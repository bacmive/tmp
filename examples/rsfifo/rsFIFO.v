==> flow/design.v <==
module rsFIFO(clock,rst,dataIn,push,pop,dataOut,full,empty);
    parameter	    MSBD = 63;
    parameter	    LAST = 15;
    parameter	    MSBA = 3;
    input	        clock;
    input           rst;
    input [MSBD:0]  dataIn;
    input	        push;
    input	        pop;
    output [MSBD:0] dataOut;
    output	        full;
    output	        empty;
    reg [MSBD:0]    mem[0:LAST];
    reg [MSBA:0]    tail;
    reg		        empty;
    integer	        i;
    initial begin
        for (i = 0; i <= LAST; i = i + 1)
            mem[i] = 0;
        tail = 0;
        empty = 1;
    end  
    always @ (posedge clock) begin
        if (rst) begin 
            tail = 0;
	        empty = 1;
        end
        else if (push & ~full) begin
            for (i = LAST; i > 0; i = i - 1)
                mem[i] = mem[i - 1];
            mem[0] = dataIn;
            if (~empty)
                tail = tail + 1;
            empty = 0;
        end  
        else if (pop & ~empty) begin
            if (tail == 0)
                empty = 1;
            else
                tail = tail - 1;
        end  
    end  
    assign dataOut = mem[tail];
    assign full = tail == LAST;
endmodule  
**Reports on rsFIFO**

The steps from the RTL of rsFIFO to its reports follow in flow order.
Lines are those of the file above, counted from 1.
Library cell names are shortened.
Not given: --

- Top: rsFIFO
- Clock input: clock
- Standard-cell library: sky130hd
- Library corner: tt_025C_1v80

**Word-level counts**

Source: Yosys, flattened and elaborated. Widths are those after wreduce. Registers that Yosys merges into a memory's read port (data or address) are not register bits. Print and check cells do not count. Equal cells are merged and count once.

- Flip-flop bits (word level): 1029
- Bits in latches: 0
- Memory bits (writable): 0
- Memory bits (read-only): 0
- Clocked read ports x word width: 0
- Memory cells: 0
- Input port bits: 68
- Output and inout port bits: 66
- Word-level cells: 56

- Add/subtract/negate cells: 2
- $mul: 0
- Divide/modulo/power cells: 0
- $lt $le $gt $ge: 0
- Equality and inequality tests: 17
- Shift operators: 0
- Multiplexer cells: 8
- Bitwise gates (word level): 5
- Reductions and logical operators: 6

Operator list:

| cell | count |
|---|---|
| 64-bit case mux with 16-bit select | 1 |
| 4-bit equality test with constant B | 8 |
| 4-bit by 3-bit equality test with 1-bit output with constant B | 4 |
| 4-bit 2-to-1 mux | 4 |
| 4-bit by 2-bit equality test with 1-bit output with constant B | 2 |
| 2-bit inequality test with constant B | 2 |
| 2-bit AND reduction | 2 |
| 2-bit nonzero test | 2 |
| 4-bit by 1-bit adder with 4-bit output with constant B | 1 |
| 4-bit by 1-bit subtractor with 4-bit output with constant B | 1 |
| 4-bit by 1-bit equality test with 1-bit output with constant B | 1 |
| 4-bit zero test | 1 |
| 1-bit inverter | 3 |
| 3-bit AND reduction | 1 |
| 1-bit 2-to-1 mux | 3 |
| 1-bit bitwise AND | 2 |

**Longest topological paths**

Depth = most cells in a row (Yosys ltp): at word level without a register or memory, in the mapped netlist without a sequential cell, where the memories' decode and read muxes count.

- Word-level depth: 5
- ABC_AREA: 0
- Gate-level depth with buffers: 10
- Gate-level depth less buffers: 7

**Netlist**

Source: synth_stat.txt of the flow (Yosys; design flattened, memories mapped). It holds for the ABC_AREA given above (unset counts as 0); a run with the other value may have another netlist.
Totals and module areas in this step are rounded.

Cell types:

| cell | count | total area (µm²) |
|---|---|---|
| edfxtp_1 | 1024 | 3.07E+04 |
| a22oi_1 | 152 | 1.14E+03 |
| a21oi_1 | 144 | 720.691 |
| a221oi_1 | 73 | 639.363 |
| a222oi_1 | 50 | 500.48 |
| buf_2 | 99 | 495.475 |
| nor2_1 | 97 | 364.099 |
| mux2i_1 | 35 | 350.336 |
| a22o_1 | 35 | 306.544 |
| nand2_1 | 80 | 300.288 |
| o21ai_0 | 54 | 270.259 |
| a31oi_1 | 38 | 237.728 |
| nand3_1 | 44 | 220.211 |
| buf_4 | 27 | 202.694 |
| mux2_2 | 18 | 202.694 |
| a32oi_1 | 22 | 192.685 |
| buf_6 | 16 | 180.173 |
| o22ai_1 | 23 | 143.888 |

Not listed: further types 49, cells in them 216.

- Standard cells after synthesis: 2247
- Mapped area: 39000 µm²
- Sequential area: 30800 µm²
- Flip-flops: 1029
- Buffer cells: 171

**Worst setup path after synthesis**

Path of least setup slack by OpenSTA after synthesis, without wires, with an ideal clock, recovery checks aside; 20% of the period is set as input and as output delay. Where synthesis merged equal registers, the netlist keeps one of their names.

- Path type: input to register
- Start point: input port push
- End point: register mem[0][0]
- Period: 111.0 ns
- External input delay: 22.200 ns
- Library setup time: 2.444 ns
- Launch time at the first pin: 22.200 ns
- Arrival: 64.620 ns
- Data required time: 108.556 ns
- Path slack: 43.935 ns
- Delay of the path: 44.864 ns
- Driving pins on the path: 2
- Path buffers: 0
- Synthesis period reached: 67.065 ns

"delay of the path" = arrival - input delay + setup time.
"driving pins on the path": output pins that drive a net of the path, with the launching flip-flop's if there is one; two outputs of one cell count as two.
"synthesis period reached" is the clock period less the worst setup slack; recovery checks do not enter. This is arithmetic on one report: input and output delays are still those of the set period (20% each).
The rows between start and end are the longest chain of elaborated cells between them; the timing report does not say that the signal goes this way. Where chains are equally long, one stands for them.
Each line given opens the expression or statement behind the cell; cells for indexed reads and writes are added by Yosys, which also makes memories of some case tables.

- Cell sequence: nand2_1 -> nor2_1
- Length of the longest elaborated chain: 2
- Elaborated cells on any way between the ends: 2
- Source lines of those cells: 1
- Those cells by class: logic: 1; reduce/logical: 1

Ends and longest elaborated chain, after synthesis:

| what | line | source |
|---|---|---|
| start, declared | 8 | `input push;` |
| 1-bit bitwise AND | 28 | `else if (push & ~full) begin` |
| 2-bit AND reduction | -- |  |
| end, assigned | 31 | `mem[0] = dataIn;` |
| end, declared | 13 | `reg [MSBD:0]    mem[0:LAST];` |

**Timing after layout**

Path of least setup slack in the final report of record 1 (OpenROAD, finished layout, wires in). Where an end is a register, its clock arrival counts in the times.

- Path type: register to output
- Start point: register tail[0]
- End point: output port dataOut[0]
- Period: 39.9 ns
- Output delay: 7.98 ns
- Launch time at the first pin: 0.67 ns
- Arrival: 6.06 ns
- Data required time: 31.92 ns
- Path slack: 25.86 ns
- Driving pins on the path: 10
- Path buffers: 4

The rows between start and end are the longest chain of elaborated cells between them; the timing report does not say that the signal goes this way. Where chains are equally long, one stands for them.
At most two assigning lines are given for a register; there are more.

- Cell sequence: dfxtp_1 -> ha_4 -> buf_4 -> buf_6 -> or3_1 -> nor2_2 -> buf_4 -> a311o_1 -> o32a_1 -> clkdlybuf4s50_1
- Length of the longest elaborated chain: 2
- Elaborated cells on any way between the ends: 17
- Those cells by class: eq/ne: 15; mux: 1; reduce/logical: 1

Ends and longest elaborated chain, post-layout:

| what | line | source |
|---|---|---|
| start, declared | 14 | `reg [MSBA:0]    tail;` |
| start, assigned | 33 | `tail = tail + 1;` |
| start, assigned | 40 | `tail = tail - 1;` |
| 4-bit equality test | 43 | `assign dataOut = mem[tail];` |
| 64-bit case mux with 16-bit select | 43 |  |
| end, declared | 10 | `output [MSBD:0] dataOut;` |

## Implementation results

Measured results for rsFIFO: 2 stored runs of the Yosys and OpenROAD flow on sky130hd. The settings differ; the order carries no meaning. The constraints put input and output delay at 20% of the set period each and load the outputs with 0.01 pF.
By "clock period reached" is meant the clock period of the run minus its worst setup slack. This is arithmetic on one report: input and output delays are still those of the set period (20% each).
"allowed time less slack (worst setup path)": the worst setup path's part of the clock period (all of it between registers, 20% less for each end at a port) less its slack. A launch clock that arrives late makes it longer, a capture clock that arrives late makes it shorter.
"power consumption": no workload was simulated; the value follows from the tool's default switching activity.
Results are given in rounded form.

### Record 1

Settings: `period_ns=39.9`, `CORE_UTILIZATION=52`, `SETUP_SLACK_MARGIN=5.0`, `PLACE_DENSITY_LB_ADDON=0.3`, `HOLD_SLACK_MARGIN=0.26`, `CORE_MARGIN=8`, `CELL_PAD_IN_SITES_GLOBAL_PLACEMENT=3`, `ABC_AREA=0`, `GPL_TIMING_DRIVEN=1`, `CTS_CLUSTER_SIZE=57`, `CTS_CLUSTER_DIAMETER=229`, `CAP_MARGIN=25`, `SLEW_MARGIN=30`, `MIN_ROUTING_LAYER=met2`

- Clock period reached: 14.037 ns
- Allowed time less slack (worst setup path): 6.06 ns
- Worst setup path type: register to output
- Worst-case hold slack: 0.343 ns
- Power consumption: 1.92 mW
- Worst setup slack after layout: 25.9 ns
- Mapped cell area after synthesis: 39000 µm²
- Post-layout utilization: 56.3%
- Total negative setup slack: 0.000 ns
- Standard-cell area after layout: 41900 µm²
- Total die area: 84000 µm²

### Record 2

Settings: `period_ns=63.7`, `SETUP_SLACK_MARGIN=4.09`, `CAP_MARGIN=20`, `CORE_MARGIN=2`, `CORE_UTILIZATION=40`, `SLEW_MARGIN=20`

- Clock period reached: 18.390 ns
- Allowed time less slack (worst setup path): 5.65 ns
- Worst setup path type: register to output
- Worst-case hold slack: 0.427 ns
- Power consumption: 1.53 mW
- Worst setup slack after layout: 45.3 ns
- Mapped cell area after synthesis: 39000 µm²
- Post-layout utilization: 46.3%
- Total negative setup slack: 0.000 ns
- Standard-cell area after layout: 44700 µm²
- Total die area: 100000 µm²
