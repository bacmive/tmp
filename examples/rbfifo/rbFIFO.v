==> flow/design.v <==
module rbFIFO(clock,rst,dataIn,push,pop,dataOut,full,empty);
    parameter	    MSBD = 63;
    parameter	    LAST = 31;
    parameter	    MSBA = 4;
    input	    clock;
    input           rst;
    input [MSBD:0]  dataIn;
    input	    push;
    input	    pop;
    output [MSBD:0] dataOut;
    output	    full;
    output	    empty;
    reg [MSBD:0]    mem[0:LAST];
    reg [MSBA:0]    tail;
    reg [MSBA:0]    head;
    reg		    empty;
    reg		    full;
    integer	    i;
    initial begin
	for (i = 0; i <= LAST; i = i + 1)
	    mem[i] = 0;
	tail = 0;
    	head = 0;
	full = 0;
	empty = 1;
    end  
    always @ (posedge clock) begin
	if (rst) begin tail = 0;
			head = 0;
			full = 0;
	              empty = 1;
    end
	else if (push & ~full) begin
	    mem[tail] = dataIn;
	    tail = tail + 1;
	    if (head == tail) full = 1;
	    empty = 0;
	end  
	else if (pop & ~empty) begin
	    head = head + 1;
	    if (tail == head)empty = 1;
	    full = 0;
	end  
    end  
    assign dataOut = mem[head];
endmodule  
# Reports on rbFIFO
# The steps from the RTL of rbFIFO to its reports follow in flow order.
# Lines are those of the file above, counted from 1.
# Cell names lack the library's common part.
# The mark n/a stands for no value.
dict set report setup {
  top_module {rbFIFO}
  clk_port {clock}
  lib {sky130hd}
  pvt_corner {tt_025C_1v80}
}

# Elaborated design
# Yosys after proc, flatten, opt, wreduce and memory -nomap, before mapping. Memory bits, and registers merged into a memory's read port (data or address), are not among the register bits. Print and check cells are not counted. Equal cells are merged and count once.
# Memory sizes are those after Yosys's memory passes, which may raise the word count (mostly to a power of two), join words into wider ones and drop unused or constant bits.
dict set report classes {
  addsub 2
  equal 3
  mux 12
  logic 5
  reduce_and_logical 5
}
# operator count
set ops {}
lappend ops {{2-to-1 mux 64 bit} 2}
lappend ops {{adder 5 x 1 -> 5 bit (second input constant)} 2}
lappend ops {{equality test 5 bit} 2}
lappend ops {{2-to-1 mux 5 bit} 2}
lappend ops {{2-to-1 mux 1 bit} 8}
lappend ops {{AND reduction 2 bit} 3}
lappend ops {{nonzero test 2 bit} 2}
lappend ops {{NOT 1 bit} 3}
lappend ops {{bitwise AND 1 bit} 2}
lappend ops {{inequality test 2 x 1 -> 1 bit (second input constant)} 1}
dict set report word_totals {
  reg_bits 12
  mem_bits_rw 2048
  mem_count 1
  input_bits 68
  output_inout_bits 66
  wordCells 32
}
# name size width rd write_ports line_no
set memory_table {}
lappend memory_table {mem 32 64 1 1 13} ;# reg [MSBD:0]    mem[0:LAST];

# Depth
# Longest topological path by Yosys (ltp), each cell counted once; first at word level (registers and memories cut), then after technology mapping (sequential cells cut; the memories' decode and read muxes count).
dict set report depth {
  depth_word 5
  abc_area 0
  depth_mapped 9
  ltp_nobuf 5
}

# After synthesis
# Source: synth_stat.txt of the flow (Yosys; design flattened, memories mapped). It holds for the ABC_AREA given above (unset counts as 0); a run with the other value may have another netlist.
# Totals and module areas in this step are rounded.
dict set report mapped {
  stdcells 3264
  area_um2 77120
  sequential_area_um2 61740
  ff_cells 2060
  buf_cells 181
}
# type count type_area_um2
set types {}
lappend types {edfxtp_1 2048 6.15E+04}
lappend types {mux4_2 484 1.09E+04}
lappend types {o22ai_1 228 1.43E+03}
lappend types {mux2i_1 56 560.538}
lappend types {nor4_1 58 362.848}
lappend types {buf_4 48 360.346}
lappend types {a22oi_1 42 315.302}
lappend types {buf_2 53 265.254}
lappend types {clkbuf_1 66 247.738}
lappend types {dfxtp_1 12 240.23}
lappend types {nor2_1 47 176.419}
lappend types {xnor2_1 11 96.342}
lappend types {nand3_1 19 95.091}
lappend types {nand2_1 17 63.811}
lappend types {ha_1 5 62.56}
lappend types {nand4_1 10 62.56}
lappend types {buf_6 5 56.304}
lappend types {nand3b_1 5 37.536}
# Not listed: further types 21, cells in them 50.

# Worst setup path after synthesis
# OpenSTA on the mapped netlist: ideal clock, no wires. The path of least setup slack (recovery checks aside). Input and output delay are each 20% of the period. Register names are those of the netlist, which keeps one name where synthesis merged equal registers.
dict set report synth_timing {
  path_kind {in2reg}
  start {input port push}
  end {memory mem[30][0]}
  tclk_ns 5.24
  in_delay_ns 1.048
  setup_time_ns 0.487
  launch_ns 1.048
  t_arrival_ns 4.281
  t_required_ns 4.753
  path_slack_ns 0.472
  path_delay_ns 3.720
  path_stages 4
  n_path_buf 0
  synth_period_reached_ns 4.768
}
# "path_delay_ns" is the arrival time less input delay plus setup time.
# "path_stages": output pins that drive a net of the path, with the launching flip-flop's if there is one; two outputs of one cell count as two.
# "synth_period_reached_ns" = period - worst setup slack (recovery checks aside). The figure is calculated, with input and output delays left at 20% of the set period.
# Between the ends stands the longest chain of elaborated cells between them, by number of cells; it is not shown to be the way that was timed. Of several equally long chains one is given.
# Each line given opens the expression or statement behind the cell; cells for indexed reads and writes are added by Yosys, which also makes memories of some case tables.
# Only ways into the end's enable, where the timed path ends, are counted here.
dict set report synth_via {
  path_cell_list {nand2b_1 > nor2_1 > nand2_1 > nor2_1}
  elab_chain_len 3
  cells_between 5
  lines_between 2
  cone_classes {mux (4); logic (1)}
}
# element line_no
set synth_rtl {}
lappend synth_rtl {{from (decl)} 8} ;# input push;
lappend synth_rtl {{bitwise AND 1 bit} 33} ;# else if (push & ~full) begin
lappend synth_rtl {{2-to-1 mux 5 bit} 33}
lappend synth_rtl {{2-to-1 mux 5 bit} 28} ;# if (rst) begin tail = 0;
lappend synth_rtl {{to (decl)} 13} ;# reg [MSBD:0]    mem[0:LAST];

# Timing after layout
# From the final timing report of run 1: the path of least setup slack in the routed layout; clock arrival at registers is part of the times.
dict set report layout_timing {
  path_kind {reg2out}
  start {register head[2]}
  end {output port dataOut[17]}
  tclk_ns 5.6
  output_delay_ns 1.12
  launch_ns 0.83
  t_arrival_ns 4.24
  t_required_ns 4.48
  path_slack_ns 0.24
  path_stages 9
  n_path_buf 4
}
# Between the ends stands the longest chain of elaborated cells between them, by number of cells; it is not shown to be the way that was timed. Of several equally long chains one is given.
# The chain passes a memory read, where the word-level depth is cut; so it can be longer than that depth.
dict set report layout_via {
  path_cell_list {dfxtp_1 > nor2b_1 > buf_4 > nand2_4 > buf_12 > o22ai_1 > nor4_1 > buf_4 > clkdlybuf4s50_1}
  elab_chain_len 1
  cells_between 1
  lines_between 1
  cone_classes {memory (1)}
}
# element line_no
set layout_rtl {}
lappend layout_rtl {{from (decl)} 15} ;# reg [MSBA:0]    head;
lappend layout_rtl {{from (assign)} 29} ;# head = 0;
lappend layout_rtl {{from (assign)} 40} ;# head = head + 1;
lappend layout_rtl {{memory read (32 x 64 bit)} 13} ;# reg [MSBD:0]    mem[0:LAST];
lappend layout_rtl {{to (decl)} 10} ;# output [MSBD:0] dataOut;

Data sheet: physical implementation of rbFIFO

Flow measurements of rbFIFO on sky130hd: 2 stored runs with different settings, listed in no order. Input and output delays are each 20% of the period that was set; the output load is 0.01 pF.
By "achievedPeriod_ns" is meant the clock period of the run minus its worst setup slack. This is arithmetic on one report: input and output delays are still those of the set period (20% each).
"final_power_uw" rests on the timing tool's default activity at the inputs, not on a simulated workload.
The results are shown rounded.

[flow] run 1: files
==> flow/run.sh <==
#!/bin/bash
# the make line also repeats the synthesis and layout settings of config.mk as NAME=value (left out here)
make -C /OpenROAD-flow-scripts/flow DESIGN_CONFIG=/design/flow/config.mk WORK_HOME=/design/flow/orfs CLKGATE_MAP_FILE= finish
==> flow/config.mk <==
export PLATFORM = sky130hd
export DESIGN_NAME = rbFIFO
export DESIGN_NICKNAME = rbFIFO
export VERILOG_FILES = /design/flow/design.v
export SDC_FILE = /design/flow/constraint.sdc
export NUM_CORES = 4
export LEC_CHECK = 0
export CAP_MARGIN = 20
export CORE_MARGIN = 2
export CORE_UTILIZATION = 20
export SLEW_MARGIN = 20
==> flow/constraint.sdc <==
create_clock -name core_clock -period 5.6 [get_ports {clock}]
set_input_delay 1.1200 -clock core_clock [delete_from_list [all_inputs] [get_ports {clock}]]
set_output_delay 1.1200 -clock core_clock [all_outputs]
set_load 0.01 [all_outputs]

[flow] run 1: metrics
[metrics] synthesis_area_um2 = 77120
[metrics] design_die_area_um2 = 390600
[metrics] final_cell_area_um2 = 91880
[metrics] setup_ws_ns = 0.243
[metrics] fin_hold_ws_ns = 0.552
[metrics] final_power_uw = 30380
[metrics] achievedPeriod_ns = 5.357

[flow] run 2: files
==> flow/run.sh <==
#!/bin/bash
# the make line also repeats the synthesis and layout settings of config.mk as NAME=value (left out here)
make -C /OpenROAD-flow-scripts/flow DESIGN_CONFIG=/design/flow/config.mk WORK_HOME=/design/flow/orfs CLKGATE_MAP_FILE= finish
==> flow/config.mk <==
export PLATFORM = sky130hd
export DESIGN_NAME = rbFIFO
export DESIGN_NICKNAME = rbFIFO
export VERILOG_FILES = /design/flow/design.v
export SDC_FILE = /design/flow/constraint.sdc
export NUM_CORES = 4
export LEC_CHECK = 0
export CAP_MARGIN = 0
export CELL_PAD_IN_SITES_GLOBAL_PLACEMENT = 3
export CORE_ASPECT_RATIO = 0.75
export CORE_MARGIN = 2
export CORE_UTILIZATION = 41
export GPL_TIMING_DRIVEN = 0
export PLACE_DENSITY_LB_ADDON = 0.16
export SLEW_MARGIN = 20
export TNS_END_PERCENT = 70
==> flow/constraint.sdc <==
create_clock -name core_clock -period 3.52 [get_ports {clock}]
set_input_delay 0.7040 -clock core_clock [delete_from_list [all_inputs] [get_ports {clock}]]
set_output_delay 0.7040 -clock core_clock [all_outputs]
set_load 0.01 [all_outputs]

[flow] run 2: metrics
[metrics] synthesis_area_um2 = 77120
[metrics] design_die_area_um2 = 191600
[metrics] final_cell_area_um2 = 96030
[metrics] setup_ws_ns = -0.183
[metrics] fin_hold_ws_ns = 0.399
[metrics] final_power_uw = 50180
[metrics] achievedPeriod_ns = 3.703
